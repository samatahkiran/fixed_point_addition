==> flow/design.v <==
`timescale 1ns / 1ps
module fixed_point_add_of#(
                       parameter int_bits_A1 = 3,
    parameter frac_bits_F1 = 14,
    parameter int_bits_A2 = 3,
    parameter frac_bits_F2 = 14,
    parameter int_bits_out = 4,
    parameter frac_bits_out = 14,
    parameter greater_int = (int_bits_A1 >= int_bits_A2)?int_bits_A1:int_bits_A2,
    parameter greater_frac = (frac_bits_F1 >= frac_bits_F2)?frac_bits_F1:frac_bits_F2)(
    input wire clk,
    input wire rst,
    input wire signed [int_bits_A1 + frac_bits_F1 - 1 : 0] A,
    input wire signed [int_bits_A2 + frac_bits_F2 - 1 : 0] B,
    output reg signed [int_bits_out + frac_bits_out - 1 : 0] sum,
    output reg overflow
);
    reg signed [greater_int + greater_frac - 1 : 0] temp_A;
    reg signed [greater_int + greater_frac - 1 : 0] temp_B;
    reg signed [greater_int + greater_frac : 0] temp_out;
    reg signed [int_bits_A1 - 1 : 0] A_Int;
    reg [frac_bits_F1 - 1 : 0] A_Frac;
    reg signed [int_bits_A2 - 1 : 0] B_Int;
    reg [frac_bits_F2 - 1 : 0] B_Frac;
    reg signed [greater_int - 1 : 0] tempA_Int;
    reg signed [greater_int - 1 : 0] tempB_Int;
    reg [greater_frac - 1 : 0] tempA_Frac;
    reg [greater_frac - 1 : 0] tempB_Frac;
    always @(posedge clk) begin
        if (rst) begin
            A_Int <= 0;
            A_Frac <= 0;
            B_Int <= 0;
            B_Frac <= 0;
        end else begin
            A_Int <= A[int_bits_A1 + frac_bits_F1 - 1 : frac_bits_F1];
            A_Frac <= A[frac_bits_F1 - 1 : 0];
            B_Int <= B[int_bits_A2 + frac_bits_F2 - 1 : frac_bits_F2];
            B_Frac <= B[frac_bits_F2 - 1 : 0];
        end
    end
    always @(posedge clk) begin
        if (rst) begin
            tempA_Int <= 0;
            tempB_Int <= 0;
        end else if (int_bits_A1 > int_bits_A2) begin
            tempA_Int <= A_Int;
            tempB_Int <= {{(int_bits_A1 - int_bits_A2){B_Int[int_bits_A2 - 1]}}, B_Int};
        end else begin
            tempA_Int <= {{(int_bits_A2 - int_bits_A1){A_Int[int_bits_A1 - 1]}}, A_Int};
            tempB_Int <= B_Int;
        end
    end
    always @(posedge clk) begin
        if (rst) begin
            tempA_Frac <= 0;
            tempB_Frac <= 0;
        end else if (frac_bits_F1 > frac_bits_F2) begin
            tempB_Frac <= {B_Frac, {(frac_bits_F1 - frac_bits_F2){1'b0}}};
            tempA_Frac <= A_Frac;
        end else begin
            tempA_Frac <= {A_Frac, {(frac_bits_F2 - frac_bits_F1){1'b0}}};
            tempB_Frac <= B_Frac;
        end
    end
    always @(posedge clk) begin
        if (rst) begin
            temp_A <= 0;
            temp_B <= 0;
        end else begin
            temp_A <= {tempA_Int, tempA_Frac};
            temp_B <= {tempB_Int, tempB_Frac};
        end
    end
    always @(posedge clk) begin
        if (rst) begin
            temp_out <= 0;
        end else begin
            temp_out <= temp_A + temp_B;
        end
    end
    always @(posedge clk) begin
        if (rst) begin
            sum <= 0;
        end else begin
            sum <= temp_out >>> (greater_frac - frac_bits_out);  
        end
    end
    always @(posedge clk) begin
        if (rst) begin
            overflow <= 0;
        end else begin
             overflow <= (temp_A[greater_int + greater_frac - 1] == temp_B[greater_int + greater_frac - 1]) &&
                        (temp_out[greater_int + greater_frac] != temp_A[greater_int + greater_frac - 1]);
        end
    end
 endmodule
* Reports on fixed_point_add_of *
The steps from the RTL of fixed_point_add_of to its reports follow in flow order.
Lines are those of the file above, counted from 1.
Operators carry their Yosys type and port widths (W data, S select, Z words).
A cell with - has no value.

design
  top module = fixed_point_add_of
  clock input = clk
  standard-cell library = sky130hd
  timing corner = tt_025C_1v80

* Elaborated design *
Source: Yosys, flattened and elaborated, memories not mapped. Widths are those after wreduce; folded enables and synchronous resets count as part of the registers. Registers that Yosys merges into a memory's read port (data or address) are not register bits. Print and check cells do not count. Equal cells are merged and count once.

word-level totals
  register bits after elaboration = 139
  latch bits = 0
  RAM bits = 0
  memory bits (read-only) = 0
  clocked read ports x word width = 0
  memories kept = 0
  input bits = 36
  output and inout bits = 19
  cells after elaboration = 17

operators by class
  add/subtract/negate cells = 1
  multipliers = 0
  div/mod/pow operators = 0
  $lt $le $gt $ge = 0
  equal/unequal tests = 2
  shift-type cells = 0
  mux-type cells = 0
  bitwise gates (word level) = 0
  reduce/logical cells = 1

operators with widths
  operator             count
  $add A17 B17 Y18     1
  $eq A1 B1 Y1         1
  $ne A1 B1 Y1         1
  $logic_and A1 B1 Y1  1

* Logic depth *
Longest topological path by Yosys (ltp), each cell counted once; first at word level (registers and memories cut), then after technology mapping (sequential cells cut; the memories' decode and read muxes count).

logic depth
  depth after elaboration = 2
  ABC_AREA = 1
  gate-level depth with buffers = 12
  gate-level depth less buffers = 12

* After synthesis *
Source: synth_stat.txt of the flow (Yosys; design flattened, memories mapped). It holds for the ABC_AREA given above (unset counts as 0); a run with the other value may have another netlist.

synthesis totals
  cells in the netlist = 604
  cell area after synthesis = 4847.1 um2
  sequential part of the area = 2782.7 um2
  mapped flip-flops = 139
  buffers = 15

cells by type
  cell                       count  total area (um2)
  sky130_fd_sc_hd__dfxtp_1   139    2.78E+03
  sky130_fd_sc_hd__inv_1     151    566.794
  sky130_fd_sc_hd__nor2_1    148    555.533
  sky130_fd_sc_hd__nand2_1   61     228.97
  sky130_fd_sc_hd__ha_1      17     212.704
  sky130_fd_sc_hd__a21oi_1   20     100.096
  sky130_fd_sc_hd__nand2_2   10     62.56
  sky130_fd_sc_hd__nand3_1   12     60.058
  sky130_fd_sc_hd__buf_2     6      30.029
  sky130_fd_sc_hd__clkbuf_1  8      30.029
  sky130_fd_sc_hd__nand3_2   3      30.029
  sky130_fd_sc_hd__o21ai_0   6      30.029
  sky130_fd_sc_hd__fa_1      1      20.019
  sky130_fd_sc_hd__nor3_1    4      20.019
  sky130_fd_sc_hd__a21oi_2   2      17.517
  sky130_fd_sc_hd__inv_2     4      15.014
  sky130_fd_sc_hd__and2_1    2      12.512
  sky130_fd_sc_hd__nor2_2    2      12.512

Not listed: further types 8, cells in them 8.

* Timing after synthesis *
OpenSTA on the mapped netlist: ideal clock, no wires. The path of least setup slack (recovery checks aside). Input and output delay are each 20% of the period. Register names are those of the netlist, which keeps one name where synthesis merged equal registers.

timing post-synthesis
  kind = reg-to-reg
  start = register temp_A[0]
  end = register temp_out[14]
  period = 2.12 ns
  library setup time = 0.115 ns
  launch time at the first pin = 0.000 ns
  data arrival time = 1.515 ns
  required time = 2.005 ns
  setup slack = 0.491 ns
  delay of the path = 1.630 ns
  stages = 10
  buffers on the path = 0
  period reached after synthesis = 1.629 ns

"delay of the path" = arrival - input delay + setup time.
"stages" counts driving pins, that of a launching flip-flop among them; a cell with two outputs on the path counts twice.
"period reached after synthesis" = period - worst setup slack (recovery checks aside). The figure is calculated, with input and output delays left at 20% of the set period.
Between the ends stands the longest chain of elaborated cells between them, by number of cells; it is not shown to be the way that was timed. Of several equally long chains one is given.
A line is the first line of the expression or statement that the cell stems from. Yosys adds cells for indexed reads and writes and turns some case tables into memories.

on the way, post-synthesis
  cell sequence = sky130_fd_sc_hd__dfxtp_1 -> sky130_fd_sc_hd__ha_1 -> sky130_fd_sc_hd__inv_1 -> sky130_fd_sc_hd__fa_1 -> sky130_fd_sc_hd__o21ai_2 -> sky130_fd_sc_hd__nand2_1 -> sky130_fd_sc_hd__nand2_2 -> sky130_fd_sc_hd__nand2_2 -> sky130_fd_sc_hd__a21oi_1 -> sky130_fd_sc_hd__nor2_1
  length of the longest elaborated chain = 1
  elaborated cells between the ends (all ways) = 1
  RTL lines with such cells = 1
  those cells by class = add/sub: 1

RTL lines, path post-synthesis
  item              RTL line  text
  start, declared   18        reg signed [greater_int + greater_frac - 1 : 0] temp_A;
  start, assigned   68        temp_A <= 0;
  start, assigned   71        temp_A <= {tempA_Int, tempA_Frac};
  $add A17 B17 Y18  79        temp_out <= temp_A + temp_B;
  end, assigned     77        temp_out <= 0;
  end, assigned     79
  end, declared     20        reg signed [greater_int + greater_frac : 0] temp_out;

* Timing after layout *
From the final timing report of stored run 1: the path of least setup slack in the routed layout; clock arrival at registers is part of the times.

timing post-layout
  kind = reg-to-output
  start = register sum[9]
  end = output port sum[9]
  period = 2.91 ns
  output delay = 0.58 ns
  launch time at the first pin = 0.42 ns
  data arrival time = 1.27 ns
  required time = 2.33 ns
  setup slack = 1.05 ns
  stages = 2
  buffers on the path = 1

on the way, post-layout
  cell sequence = sky130_fd_sc_hd__dfxtp_1 -> sky130_fd_sc_hd__clkdlybuf4s50_1
  length of the longest elaborated chain = 0
  elaborated cells between the ends (all ways) = 0
  RTL lines with such cells = 0

RTL lines, path post-layout
  item             RTL line  text
  start, declared  15        output reg signed [int_bits_out + frac_bits_out - 1 : 0] sum,
  start, assigned  84        sum <= 0;
  start, assigned  86        sum <= temp_out >>> (greater_frac - frac_bits_out);
  end, declared    15

Data sheet: physical implementation of fixed_point_add_of

Record of 2 stored runs of the RTL-to-layout flow on fixed_point_add_of, platform sky130hd. The runs are unordered. Constraints: input delay and output delay 20% of the set period each, output load 0.01 pF.
"achieved clock period (ns)": clock period set for the run, less the worst setup slack. It is reckoned from that one timing run; input and output delays stay at 20% of the period that was set.
"worst setup path time (ns)" is the time allowed to the run's worst setup path (the clock period less input and output delay, where it has them) less its slack. Clock arrival times count: a late capture clock shortens it, a late launch clock lengthens it.
By "finish__power__total" is meant OpenSTA's value without simulated activity: inputs other than the clock are taken to toggle once in ten clock periods, and the tool carries that through the logic.

settings of stored run 1
{
  "period_ns": 2.91,
  "CORE_UTILIZATION": 15,
  "SETUP_SLACK_MARGIN": -0.22,
  "PLACE_DENSITY_LB_ADDON": 0.08,
  "CELL_PAD_IN_SITES_GLOBAL_PLACEMENT": 1,
  "CELL_PAD_IN_SITES_DETAIL_PLACEMENT": 0,
  "ABC_AREA": 1,
  "GPL_ROUTABILITY_DRIVEN": 1,
  "CTS_CLUSTER_DIAMETER": 293,
  "MIN_ROUTING_LAYER": "met2",
  "MAX_ROUTING_LAYER": "met4",
  "CAP_MARGIN": 20,
  "CORE_MARGIN": 2,
  "SLEW_MARGIN": 20
}
report of stored run 1
yosys chip area after synthesis (um^2): 4847.1
finish__design__die__area: 33767.7
finish__design__instance__area__stdcell: 6426.2
finish__design__instance__utilization: 0.2026
finish__timing__setup__ws: 1.054
finish__timing__setup__tns: 0.000
finish__timing__hold__ws: 0.392
finish__power__total: 4.317e-03
achieved clock period (ns): 1.856
worst setup path time (ns): 1.27
worst setup path kind: reg-to-output

settings of stored run 2
{
  "period_ns": 3.32,
  "CORE_UTILIZATION": 28,
  "PLACE_DENSITY_LB_ADDON": 0.16,
  "CORE_MARGIN": 6,
  "CELL_PAD_IN_SITES_DETAIL_PLACEMENT": 1,
  "ABC_AREA": 1,
  "CTS_CLUSTER_DIAMETER": 160,
  "CAP_MARGIN": 5,
  "MIN_ROUTING_LAYER": "met2",
  "MAX_ROUTING_LAYER": "met4",
  "SLEW_MARGIN": 20
}
report of stored run 2
yosys chip area after synthesis (um^2): 4847.1
finish__design__die__area: 20612.3
finish__design__instance__area__stdcell: 6189.7
finish__design__instance__utilization: 0.3693
finish__timing__setup__ws: 1.400
finish__timing__setup__tns: 0.000
finish__timing__hold__ws: 0.402
finish__power__total: 3.721e-03
achieved clock period (ns): 1.920
worst setup path time (ns): 1.26
worst setup path kind: reg-to-output
